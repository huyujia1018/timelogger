==> flow/design.v <==
module time_module
(
clk,
flag,
rst,
key2,key3,
shi,fen,miao,
year,month,dat,
week,
en_sel,
scan_flag
);
input clk;
input [3:0] flag;
input rst;
input key2,key3;
output [7:0] shi,fen,miao;
output [7:0] month,dat;
output [14:0] year;
output [3:0] week;
output en_sel;
output scan_flag;
 reg [14:0] year;
 reg [7:0] shi,fen,miao,month,dat;
 reg en_sel;
 reg [31:0] count2;
 reg  scan_flag;
 always @ (posedge clk or negedge rst)  
 begin
  if(!rst)
  begin
   scan_flag<=1'b0;
  end
  else
  begin
   count2<=count2+1;
   if(count2==32'd10000000)
   begin
    count2<=32'b0;
    scan_flag<=~scan_flag;
   end
  end
 end
 reg [31:0] count1;
 reg[3:0] week;
 reg[7:0] dat_flag;
 always @ (posedge clk or negedge rst )   
 begin
   if(!rst)
   begin  
   shi<=8'b0;fen<=8'b0;miao<=8'b0;
   month<=8'd7;dat<=8'd9;year<=16'd2020;week<=4'd3;
	count1 <= 32'd0;
	end
	else
	 begin 
    shi<=shi;fen<=fen;miao<=miao;
    month<=month;dat<=dat;year<=year;week<=week;	
   if(month==8'd1||month==8'd3||month==8'd5||month==8'd7||month==8'd8||month==8'd10||month==8'd12)
    dat_flag<=8'd31;
   else if(month==8'd4||month==8'd6||month==8'd9||month==8'd11)
    dat_flag<=8'd30;
   else if(month==8'd2)
   begin
    if(year % 4 == 0 && year % 100 != 0 || year % 400 == 0)
     dat_flag<=28;
    else dat_flag<=27;
   end
   case(flag)
   4'b0000 :
    begin
     en_sel<=1'b1;     
     count1<=count1+1'b1;
     if(count1==32'd49999999)
     begin
      count1<=1'b0;
      miao<=miao+1'b1;
      if(miao==8'd59)
      begin
       miao<=1'b0;
       fen<=fen+1'b1;
       if(fen==8'd59)
       begin
        fen<=1'b0;
        shi<=shi+1'b1;
        if(shi==8'd23)
        begin
         shi<=1'b0;
         dat<=dat+1'b1;
         week<=week+1'b1;
         if(week==4'b0110)
          week<=1'b1;
         if(dat==dat_flag)
         begin
          dat<=8'd1;
          month<=month+1'b1;
          if(month==8'd12)
          begin
           month<=8'd1;
           year<=year+1'b1;
           if(year==16'd9999)
            year<=16'd0;  
          end
         end         
        end
       end
      end
     end
    end
   4'b0001 :
    begin
     count1<=32'b0; 
	  shi<=shi;fen<=fen;miao<=miao;year<=year;month<=month;dat<=dat;week<=week;
    end
   4'b0010 :  
    begin
     case(scan_flag)
     1'b0:
      begin
       count1<=32'b0;  
       year<=15'd80;
      end
     1'b1:
      begin
       count1<=32'b0;  
      end
     endcase
     if(key2)  
     begin 
      year<=year+1'b1;
      if(year==16'd9999)
       year<=16'd0;
     end
     if(key3)  
     begin 
      year<=year-1'b1;
      if(year==16'd0)
       year<=16'd9999;
     end
    end
   4'b0011 :  
    begin
     case(scan_flag)
     1'b0:
      begin
       count1<=32'b0;  
       month<= 8'd80;
      end
     1'b1:
      begin
       count1<=32'b0;  
      end
     endcase
     if(key2)  
     begin 
      month<=month+1'b1;
      if(month==8'd12)
       month<=8'd0;
     end
     if(key3)  
     begin 
      month<=month-1'b1;
      if(month==8'd0)
       month<=8'd12;
     end
    end    
   4'b0100 :  
    begin
     case(scan_flag)
     1'b0:
      begin
       count1<=32'b0;  
       dat<= 8'd80;
      end
     1'b1:
      begin
       count1<=32'b0;  
      end
     endcase
     if(key2)  
     begin 
      dat<=dat+1'b1;
      if(dat==dat_flag)
       dat<=8'd0;
     end
     if(key3)  
     begin 
      dat<=dat-1'b1;
      if(dat==8'd0)
       dat<=dat_flag;
     end
    end     
   4'b0101 :  
    begin
     case(scan_flag)
     1'b0:
      begin
       count1<=32'b0;  
       week<= 8'd80;
      end
     1'b1:
      begin
       count1<=32'b0;  
      end
     endcase
     if(key2)  
     begin 
      week<=week+1'b1;
      if(week==4'd6)
       week<=4'd0;
     end
     if(key3)  
     begin 
      week<=week-1'b1;
      if(week==4'd0)
       week<=4'd7;
     end
    end 
   4'b0110 :  
    begin
     case(scan_flag)
     1'b0:
      begin
       count1<=32'b0;  
       shi<= 8'd80;
      end
     1'b1:
      begin
       count1<=32'b0;  
      end
     endcase
     if(key2)  
     begin 
      shi<=shi+8'b00000001;
      if(shi==8'd23)
       shi<=8'b0;
     end
     if(key3)  
     begin 
      shi<=shi-8'b00000001;
      if(shi==8'b0)
       shi<=23;
     end
    end
   4'b0111 :  
    begin
     case(scan_flag)
     1'b0:
      begin
       count1<=32'b0;  
       fen<= 8'd80;
      end
     1'b1:
      begin
       count1<=32'b0;  
      end
     endcase
     if(key2)  
     begin 
      fen<=fen+8'b00000001;
      if(fen==8'd59)
       fen<=8'b0;
     end
     if(key3)  
     begin 
      fen<=fen-8'b00000001;
      if(fen==8'b0)
       fen<=59;
     end
    end    
   4'b1000 :  
    begin
     case(scan_flag)
     1'b0:
      begin
       count1<=32'b0;  
       miao<= 8'd80;
      end
     1'b1:
      begin
       count1<=32'b0;  
      end
     endcase
     if(key2)  
     begin 
      miao<=miao+8'b00000001;
      if(miao==8'd59)
       miao<=8'b0;
     end
     if(key3)  
     begin 
      miao<=miao-8'b00000001;
      if(miao==8'b0)
       miao<=59;
     end
    end
   endcase
  end 
end  
endmodule
# From RTL to reports: time_module
# Tool output for the design above, in the order of the flow.
# Lines are those of the file above, counted from 1.
# Cell names lack the library's common part.
# Not given: --
# design
top_module	time_module
clock_port	clk
library	sky130hd
lib_corner	tt_025C_1v80

# Elaborated design
# Yosys after proc, flatten, opt, wreduce and memory -nomap, before mapping. Memory bits, and registers merged into a memory's read port (data or address), are not among the register bits. Print and check cells are not counted.
# word_totals
mem_bits_rw	0
mem_bits_ro	0
mem_count	0
latch_bits	0
word_cells	190
register_bits	132
clocked_rd_ports_x_width	0
output_inout_bits	61
# op_classes
cmp	0
n_mul	0
div	2
add_sub_neg	19
n_eq	41
n_mux	74
reduce_logical	41
logic	1
shift	0
# ops
cell	count
two-way mux 8 bit	42
modulo 15 x 9 -> 32 bit (second input constant)	1
modulo 15 x 7 -> 32 bit (second input constant)	1
two-way mux 15 bit	11
case mux 8 bit (select 2 bit)	5
adder 32 x 1 -> 32 bit (second input constant)	2
zero test 32 bit	2
adder 8 x 1 -> 8 bit (second input constant)	8
case mux 32 bit (select 2 bit)	1
subtractor 8 x 1 -> 8 bit (second input constant)	5
equality test 8 x 4 -> 1 bit (second input constant)	5
zero test 8 bit	5
two-way mux 4 bit	10
equality test 32 x 24 -> 1 bit (second input constant)	1
equality test 32 x 26 -> 1 bit (second input constant)	1
nonzero test 32 bit	1
equality test 8 x 3 -> 1 bit (second input constant)	4
two-way mux 32 bit	1
case mux 15 bit (select 2 bit)	1
!= test 4 bit (second input constant)	7
equality test 4 x 3 -> 1 bit (second input constant)	5
equality test 8 x 2 -> 1 bit (second input constant)	2
equality test 8 x 6 -> 1 bit (second input constant)	2
adder 15 x 1 -> 15 bit (second input constant)	1
subtractor 15 x 1 -> 15 bit (second input constant)	1
equality test 15 x 14 -> 1 bit (second input constant)	1
zero test 15 bit	1
nonzero test 2 bit	7
# Not listed: further kinds 27, cells in them 44.

# Logic depth
# Yosys ltp: most cells in a row. Word level: on the elaborated netlist, between registers, memories and ports. Mapped: between sequential cells and ports; inverters and the memories' decode and read muxes count.
# depth
depth_word	9
abc_area	0
mapped_depth	28
depth_no_buf	25

# After synthesis
# Yosys stat after the flow's synthesis: flattened, memories mapped to cells. It holds for the ABC_AREA given above (unset counts as 0); a run with the other value may have another netlist.
# The area totals of this step are shown rounded.
# types
cell_type	count	type_area_um2
dfrtp_1	78	1.95E+03
edfxtp_1	35	1.05E+03
o21ai_0	132	660.634
nand2_1	167	626.851
a21oi_1	94	470.451
nor2_1	115	431.664
dfstp_2	14	367.853
ha_1	28	350.336
nand3_1	68	340.326
xnor2_1	37	324.061
xor2_1	28	245.235
and3_1	37	231.472
clkbuf_1	61	228.97
o31ai_1	28	210.202
a31oi_1	32	200.192
nor3_1	39	195.187
and2_1	21	131.376
inv_1	34	127.622
# Other cell types: 74; their cells: 295.
# synth_totals
ff_cells	127
area_um2	10500
cell_count	1343

# Timing after synthesis
# Path of least setup slack by OpenSTA after synthesis, without wires, with an ideal clock, recovery checks aside; 20% of the period is set as input and as output delay. Where synthesis merged equal registers, the netlist keeps one of their names.
# synth_path
path_type	flip-flop to flip-flop
from	register year[11]
to	register dat_flag[0]
arrival_ns	6.227
path_delay_ns	6.483
launch_ns	0.000
slack_ns	6.017
path_stages	27
path_buffers	1
period_ns	12.5
period_less_setup_slack_ns	6.483
# "path_delay_ns" = arrival - input delay + setup time.
# "path_stages" counts driving pins, that of a launching flip-flop among them; a cell with two outputs on the path counts twice.
# "period_less_setup_slack_ns" is the clock period less the worst setup slack; recovery checks do not enter. This is arithmetic on one report: input and output delays are still those of the set period (20% each).
# Between the ends stands the longest chain of elaborated cells between them, by number of cells; it is not shown to be the way that was timed. Of several equally long chains one is given.
# A line is the first line of the expression or statement that the cell stems from. Yosys adds cells for indexed reads and writes and turns some case tables into memories.
# At most two assigning lines are given for a register; there are more.
# synth_via
path_cell_list	dfrtp_1 nor3_2 nor2_1 ha_1 nand3b_1 o22a_2 a211o_1 xor2_2 a31oi_1 buf_2 a211o_1 a21o_1 a21o_1 a211o_1 or3_1 o211a_2 a31o_1 o41a_4 a211oi_1 or4b_4 nor2_1 o31ai_2 mux2_4 o31a_1 o21ai_1 o21ai_2 a22o_1
elab_chain_cells	7
cells_between	9
classes_between	div (2); mux (3); reduce/logical (4)
# synth_lines
item	line	rtl
start: declaration	19	output [14:0] year;
start: assignment	58	month<=month;dat<=dat;year<=year;week<=week;
start: assignment	100	year<=year+1'b1;
modulo 15 x 7 -> 32 bit	65	if(year % 4 == 0 && year % 100 != 0 || year % 400 == 0)
nonzero test 32 bit	65
logical AND 1 bit	65
logical OR 1 bit	65
two-way mux 3 bit	65
two-way mux 8 bit	63	else if(month==8'd2)
two-way mux 1 bit	61	else if(month==8'd4||month==8'd6||month==8'd9||month==8'd11)
end: assignment	60	dat_flag<=8'd31;
end: assignment	62	dat_flag<=8'd30;
end: declaration	46	reg[7:0] dat_flag;

# Timing after layout
# From the final timing report of flow run A: the path of least setup slack in the routed layout; clock arrival at registers is part of the times.
# layout_path
path_type	flip-flop to flip-flop
from	register year[12]
to	register dat_flag[0]
arrival_ns	6.53
slack_ns	-2.29
path_stages	27
path_buffers	2
period_ns	4.06
launch_ns	0.42
# Between the ends stands the longest chain of elaborated cells between them, by number of cells; it is not shown to be the way that was timed. Of several equally long chains one is given.
# At most two assigning lines are given for a register; there are more.
# layout_via
path_cell_list	dfrtp_2 nor3_4 nor2_1 ha_2 nand3b_1 o22a_2 a211o_1 xor2_2 buf_4 a21oi_4 and2_4 or4_4 a21o_1 a211o_1 or3_4 o211a_4 a31o_1 o41a_4 and2_4 o41a_1 buf_4 a311oi_2 a2bb2oi_2 a21oi_1 o32a_1 o21ai_2 a22o_1
elab_chain_cells	7
cells_between	9
classes_between	div (2); mux (3); reduce/logical (4)
# layout_lines
item	line	rtl
start: declaration	19	output [14:0] year;
start: assignment	58	month<=month;dat<=dat;year<=year;week<=week;
start: assignment	100	year<=year+1'b1;
modulo 15 x 7 -> 32 bit	65	if(year % 4 == 0 && year % 100 != 0 || year % 400 == 0)
nonzero test 32 bit	65
logical AND 1 bit	65
logical OR 1 bit	65
two-way mux 3 bit	65
two-way mux 8 bit	63	else if(month==8'd2)
two-way mux 1 bit	61	else if(month==8'd4||month==8'd6||month==8'd9||month==8'd11)
end: assignment	60	dat_flag<=8'd31;
end: assignment	62	dat_flag<=8'd30;
end: declaration	46	reg[7:0] dat_flag;

# Stored flow runs of time_module (2 of them; Yosys, OpenROAD, sky130hd). They differ in their settings and are not a sequence. Constraints: input delay and output delay 20% of the set period each, output load 0.01 pF.
# By "achieved_clock_period_ns" is meant the clock period of the run minus its worst setup slack. This is arithmetic on one report: input and output delays are still those of the set period (20% each).
# By "worst_path_time_ns" is meant the share of the clock period that the worst setup path is allowed (20% is reserved at inputs, 20% at outputs), minus its slack. Clock arrival times at its registers enter into it.
# By "final_power_uw" is meant OpenSTA's value without simulated activity: inputs other than the clock are taken to toggle once in ten clock periods, and the tool carries that through the logic.
# Results are given in rounded form.
# A setting shown as - is not set for that run.
# Results: - = not shown.
run name	period_ns	CAP_MARGIN	CORE_MARGIN	CORE_UTILIZATION	SLEW_MARGIN	SETUP_SLACK_MARGIN	PLACE_DENSITY_LB_ADDON	CELL_PAD_IN_SITES_GLOBAL_PLACEMENT	ABC_AREA	GPL_TIMING_DRIVEN	ys_area_um2	design.die.area_um2	finalCellArea_um2	finish.utilization_frac	fin_ws_ns	fin_tns_ns	final_power_uw	achieved_clock_period_ns	worst_path_time_ns	worst_setup_path_type
flow run A	4.06	20	2	40	20	-	-	-	-	-	10500	27500	13500	0.519	-2.29	-6.75	6250	6.354	6.35	flip-flop to flip-flop
flow run B	10.4	20	8	57	30	-0.49	0.09	3	1	0	-	-	-	-	-	-	-	-	-	-
# Flow run B: did not finish, placement stopped with FLW-0024
